==> flow/design.v <==
module big_square(
    input enable,
    input clock,  
    input resetn,
    output [8:0] x,
    output [8:0] y
);
    reg [8:0] Q;
    assign x = Q % 9'b000010100;  
    assign y = Q / 9'b000010100;  
    always @(posedge clock)
    begin
        if (!resetn)
            Q <= 0;
        else if (enable == 1'b1)
        begin
            if (Q == 9'b110001111)  
                Q <= 0;
            else
                Q <= Q + 1'b1;
        end
    end
endmodule
module medium_square(
    input enable,
    input clock,  
    input resetn,
    output [6:0] x,
    output [6:0] y
);
    reg [6:0] Q;
    assign x = Q % 7'b0001010;  
    assign y = Q / 7'b0001010;  
    always @(posedge clock)
    begin
        if (!resetn)
            Q <= 0;
        else if (enable == 1'b1)
        begin
            if (Q == 7'b1100011)  
                Q <= 0;
            else
                Q <= Q + 1'b1;
        end
    end
endmodule
module erase_code_squares(
    input enable,
    input clock,  
    input resetn,
    output [11:0] x,
    output [11:0] y
);
    reg [6:0] Q;
    assign x = Q % 12'b000001101110;  
    assign y = Q / 12'b000001101110;  
    always @(posedge clock)
    begin
        if (!resetn)
            Q <= 0;
        else if (enable == 1'b1)
        begin
            if (Q == 12'b100010010111)  
                Q <= 0;
            else
                Q <= Q + 1'b1;
        end
    end
endmodule
module small_squares(
    input enable,
    input clock,  
    input resetn,
    input [2:0] peg_count,
    output reg [6:0] x,
    output [6:0] y
);
    reg [6:0] Q;
    always @(*) begin
        if (!resetn)
            x <= 0;
        else begin
            case (peg_count)
                3'd0: begin
                    x <= 7'b0;
                end
                3'd1: begin
                    if (Q % 7'd22 >= 7'd4)
                        x <= 0;
                    else
                        x <= Q % 7'd22;
                end
                3'd2: begin
                    if (Q % 7'd22 >= 7'd10)
                        x <= 0;
                    else if (Q % 7'd22 == 7'd4 ||
                             Q % 7'd22 == 7'd5)
                        x <= 0;
                    else
                        x <= Q % 7'd22;
                end
                3'd3: begin
                    if (Q % 7'd22 >= 7'd16)
                        x <= 0;
                    else if (Q % 7'd22 == 7'd4 ||
                             Q % 7'd22 == 7'd5 ||
                             Q % 7'd22 == 7'd10 ||
                             Q % 7'd22 == 7'd11)
                        x <= 0;
                    else
                        x <= Q % 7'd22;
                end
                3'd4: begin
                    if (Q % 7'd22 == 7'd4 ||
                             Q % 7'd22 == 7'd5 ||
                             Q % 7'd22 == 7'd10 ||
                             Q % 7'd22 == 7'd11 ||
                             Q % 7'd22 == 7'd16 ||
                             Q % 7'd22 == 7'd17)
                        x <= 0;
                    else
                        x <= Q % 7'd22;
                end
                default: x <= 0;
            endcase
        end
    end
    assign y = Q / 7'd22;  
    always @(posedge clock)
    begin
        if (!resetn)
            Q <= 0;
        else if (enable == 1'b1)
        begin
            if (Q == 7'd87)  
                Q <= 0;
            else
                Q <= Q + 1'b1;
        end
    end
endmodule
module erase_screen(
    input enable,
    input clock,  
    input resetn,
    output [14:0] x,
    output [14:0] y
);
    reg [14:0] Q;
    assign x = Q % 15'd160;  
    assign y = Q / 15'd120;  
    always @(posedge clock)
    begin
        if (!resetn)
            Q <= 0;
        else if (enable == 1'b1)
        begin
            if (Q == 15'd19199)  
                Q <= 0;
            else
                Q <= Q + 1'b1;
        end
    end
endmodule
; Step by step through the tools: erase_screen
; The steps from the RTL of erase_screen to its reports follow in flow order.
; Line numbers count from 1 in the design file above.
; Operators carry their Yosys type and port widths (W data, S select, Z words).
; Cell names lack the library's common part.
; The mark -- stands for no value.
[setup]
top = erase_screen
clk_port = clock
lib = sky130hd
pvt_corner = tt_025C_1v80

; Word level
; Yosys after proc, flatten, opt, wreduce and memory -nomap, before mapping. Enables and synchronous resets that opt folds into registers are not counted as muxes. Memory bits, and registers merged into a memory's read port (data or address), are not among the register bits. Print and check cells are not counted. Equal cells are merged and count once.
[word_totals]
ff_bits = 15
latchBits = 0
ram_bits = 0
rom_bits = 0
clocked_rd_ports_x_width = 0
mem_count = 0
input_bits = 3
word_cells = 6
[classes]
n_addsub = 1
multipliers = 0
n_div = 2
compare = 0
n_eq = 1
n_shift = 0
mux = 1
n_logic = 0
n_reduce_logical = 0
[op_table]
columns = cell, count
row1 = $mod A15 B8 Y15 const B, 1
row2 = $div A15 B7 Y15 const B, 1
row3 = $add A15 B1 Y15 const B, 1
row4 = $eq A15 B15 Y1 const B, 1
row5 = $mux W15, 1

; Logic depth
; Longest topological path by Yosys (ltp), each cell counted once; first at word level (registers and memories cut), then after technology mapping (sequential cells cut; the memories' decode and read muxes count).
[logic_depth]
depth_word = 2
ABC_AREA = 0
mapped_depth = 14

; Netlist
; Yosys stat after the flow's synthesis: flattened, memories mapped to cells. It holds for the ABC_AREA given above (unset counts as 0); a run with the other value may have another netlist.
; Totals and module areas in this step are rounded.
[mapped]
cells = 352
mapped_area_um2 = 2590
flip_flops = 15
[types]
columns = cell, count, area_total_um2
row1 = dfxtp_1, 15, 300.288
row2 = xnor2_1, 18, 157.651
row3 = buf_4, 20, 150.144
row4 = nand2_1, 30, 112.608
row5 = nor2_1, 29, 108.854
row6 = and2_1, 13, 81.328
row7 = buf_6, 7, 78.826
row8 = o21ai_0, 14, 70.067
row9 = nor3_1, 13, 65.062
row10 = a21oi_1, 12, 60.058
row11 = mux2i_1, 6, 60.058
row12 = nand3_1, 12, 60.058
row13 = nor3b_1, 6, 45.043
row14 = nand4_1, 7, 43.792
row15 = and3_1, 6, 37.536
row16 = inv_1, 10, 37.536
row17 = buf_2, 7, 35.034
row18 = clkbuf_1, 9, 33.782
; Not listed: further types 70, cells in them 118.

; Timing after synthesis
; Source: OpenSTA report_checks on the synthesized netlist (no wires, ideal clock, input and output delay 20% of the period each), path of least setup slack; recovery checks are left aside. Register names are those of the netlist, which keeps one name where synthesis merged equal registers.
[synth_path]
path_kind = flip-flop to output port
from = register Q[11]
to = output y[0]
period_ps = 3610
output_delay_ps = 722
arrival_time_ps = 2645
setup_slack_ps = 243
delay_ps = 2645
stages = 11
n_path_buf = 1
period_less_setup_slack_ps = 3367
; "delay_ps" = arrival - input delay + setup time.
; At an output port there is no setup time.
; "stages": output pins that drive a net of the path, with the launching flip-flop's if there is one; two outputs of one cell count as two.
; "period_less_setup_slack_ps" = period - worst setup slack (recovery checks aside). The figure is calculated, with input and output delays left at 20% of the set period.
; The rows between start and end are the longest chain of elaborated cells between them; the timing report does not say that the signal goes this way. Where chains are equally long, one stands for them.
; A line is the first line of the expression or statement that the cell stems from. Yosys adds cells for indexed reads and writes and turns some case tables into memories.
; A register here has more assigning lines than the two given.
[synth_via]
cell_sequence = dfxtp_1 -> buf_4 -> nand2_2 -> o32a_4 -> and4bb_1 -> o211ai_2 -> mux2i_2 -> mux2i_1 -> o311a_1 -> a211o_1 -> o211ai_1
elab_chain_len = 1
[synth_rtl]
columns = element, line_no
row1 = from (decl), 149  ; reg [14:0] Q;
row2 = from (assign), 155  ; Q <= 0;
row3 = from (assign), 161  ; Q <= Q + 1'b1;
row4 = $div A15 B7 Y15, 151  ; assign y = Q / 15'd120;
row5 = to (decl), 147  ; output [14:0] y

; Timing after layout
; From the final timing report of run A: the path of least setup slack in the routed layout; clock arrival at registers is part of the times.
; The path's times are printed in steps of 10 ps; the period is the one set.
[layout_path]
path_kind = flip-flop to output port
from = register Q[9]
to = output y[0]
period_ps = 6060
output_delay_ps = 1210
arrival_time_ps = 4220
setup_slack_ps = 630
stages = 12
n_path_buf = 1
; The rows between start and end are the longest chain of elaborated cells between them; the timing report does not say that the signal goes this way. Where chains are equally long, one stands for them.
; A register here has more assigning lines than the two given.
[layout_via]
cell_sequence = dfxtp_1 -> nand2_1 -> nor3_2 -> o21ai_2 -> mux2i_4 -> xnor2_2 -> nand3_1 -> mux2i_1 -> o311a_1 -> a211o_1 -> o211ai_1 -> clkdlybuf4s50_1
elab_chain_len = 1
[layout_rtl]
columns = element, line_no
row1 = from (decl), 149  ; reg [14:0] Q;
row2 = from (assign), 155  ; Q <= 0;
row3 = from (assign), 161  ; Q <= Q + 1'b1;
row4 = $div A15 B7 Y15, 151  ; assign y = Q / 15'd120;
row5 = to (decl), 147  ; output [14:0] y

Flow measurements of erase_screen on sky130hd: 2 stored runs with different settings, listed in no order. Input and output delays are each 20% of the period that was set; the output load is 0.01 pF.
"period_less_ws_ps" means the clock period less the worst setup slack. The figure is calculated, with input and output delays left at 20% of the set period.
"timing.worst_path_ps": the worst setup path's part of the clock period (all of it between registers, 20% less for each end at a port) less its slack. A launch clock that arrives late makes it longer, a capture clock that arrives late makes it shorter.
By "design_power_uw" is meant OpenSTA's value without simulated activity: inputs other than the clock are taken to toggle once in ten clock periods, and the tool carries that through the logic.
"timing.worst_path_ps" is known to 10 ps.
The results are shown rounded.

# run A
==> flow/run.sh <==
#!/bin/bash
# the make line also repeats the synthesis and layout settings of config.mk as NAME=value (left out here)
make -C /OpenROAD-flow-scripts/flow DESIGN_CONFIG=/design/flow/config.mk WORK_HOME=/design/flow/orfs CLKGATE_MAP_FILE= finish
==> flow/config.mk <==
export PLATFORM = sky130hd
export DESIGN_NAME = erase_screen
export DESIGN_NICKNAME = erase_screen
export VERILOG_FILES = /design/flow/design.v
export SDC_FILE = /design/flow/constraint.sdc
export NUM_CORES = 4
export LEC_CHECK = 0
export CAP_MARGIN = 20
export CORE_MARGIN = 3
export CORE_UTILIZATION = 35
export GPL_TIMING_DRIVEN = 1
export MAX_ROUTING_LAYER = met5
export SLEW_MARGIN = 20
export TNS_END_PERCENT = 75
==> flow/constraint.sdc <==
create_clock -name core_clock -period 6.06 [get_ports {clock}]
set_input_delay 1.2120 -clock core_clock [delete_from_list [all_inputs] [get_ports {clock}]]
set_output_delay 1.2120 -clock core_clock [all_outputs]
set_load 0.01 [all_outputs]

==> run A: results <==
stdcell_area_um2=2720
synthesis_area_um2=2590
hold_worst_slack_ps=653
setup_tns_ps=0
timing.worst_path_ps=4220
timing.worst_path_kind="flip-flop to output port"
utilization_pct=39.0
period_less_ws_ps=5430
total_die_area_um2=8460
fin_ws_ps=630
design_power_uw=193

# run B
==> flow/run.sh <==
#!/bin/bash
# the make line also repeats the synthesis and layout settings of config.mk as NAME=value (left out here)
make -C /OpenROAD-flow-scripts/flow DESIGN_CONFIG=/design/flow/config.mk WORK_HOME=/design/flow/orfs CLKGATE_MAP_FILE= finish
==> flow/config.mk <==
export PLATFORM = sky130hd
export DESIGN_NAME = erase_screen
export DESIGN_NICKNAME = erase_screen
export VERILOG_FILES = /design/flow/design.v
export SDC_FILE = /design/flow/constraint.sdc
export NUM_CORES = 4
export LEC_CHECK = 0
export CAP_MARGIN = 20
export CORE_MARGIN = 2
export CORE_UTILIZATION = 40
export SETUP_SLACK_MARGIN = 0.39
export SLEW_MARGIN = 20
==> flow/constraint.sdc <==
create_clock -name core_clock -period 4.12 [get_ports {clock}]
set_input_delay 0.8240 -clock core_clock [delete_from_list [all_inputs] [get_ports {clock}]]
set_output_delay 0.8240 -clock core_clock [all_outputs]
set_load 0.01 [all_outputs]

==> run B: results <==
total_die_area_um2=7130
fin_ws_ps=-120
design_power_uw=284
utilization_pct=61.8
hold_worst_slack_ps=657
timing.worst_path_ps=3420
timing.worst_path_kind="flip-flop to output port"
stdcell_area_um2=3900
setup_tns_ps=-214
period_less_ws_ps=4240
synthesis_area_um2=2590
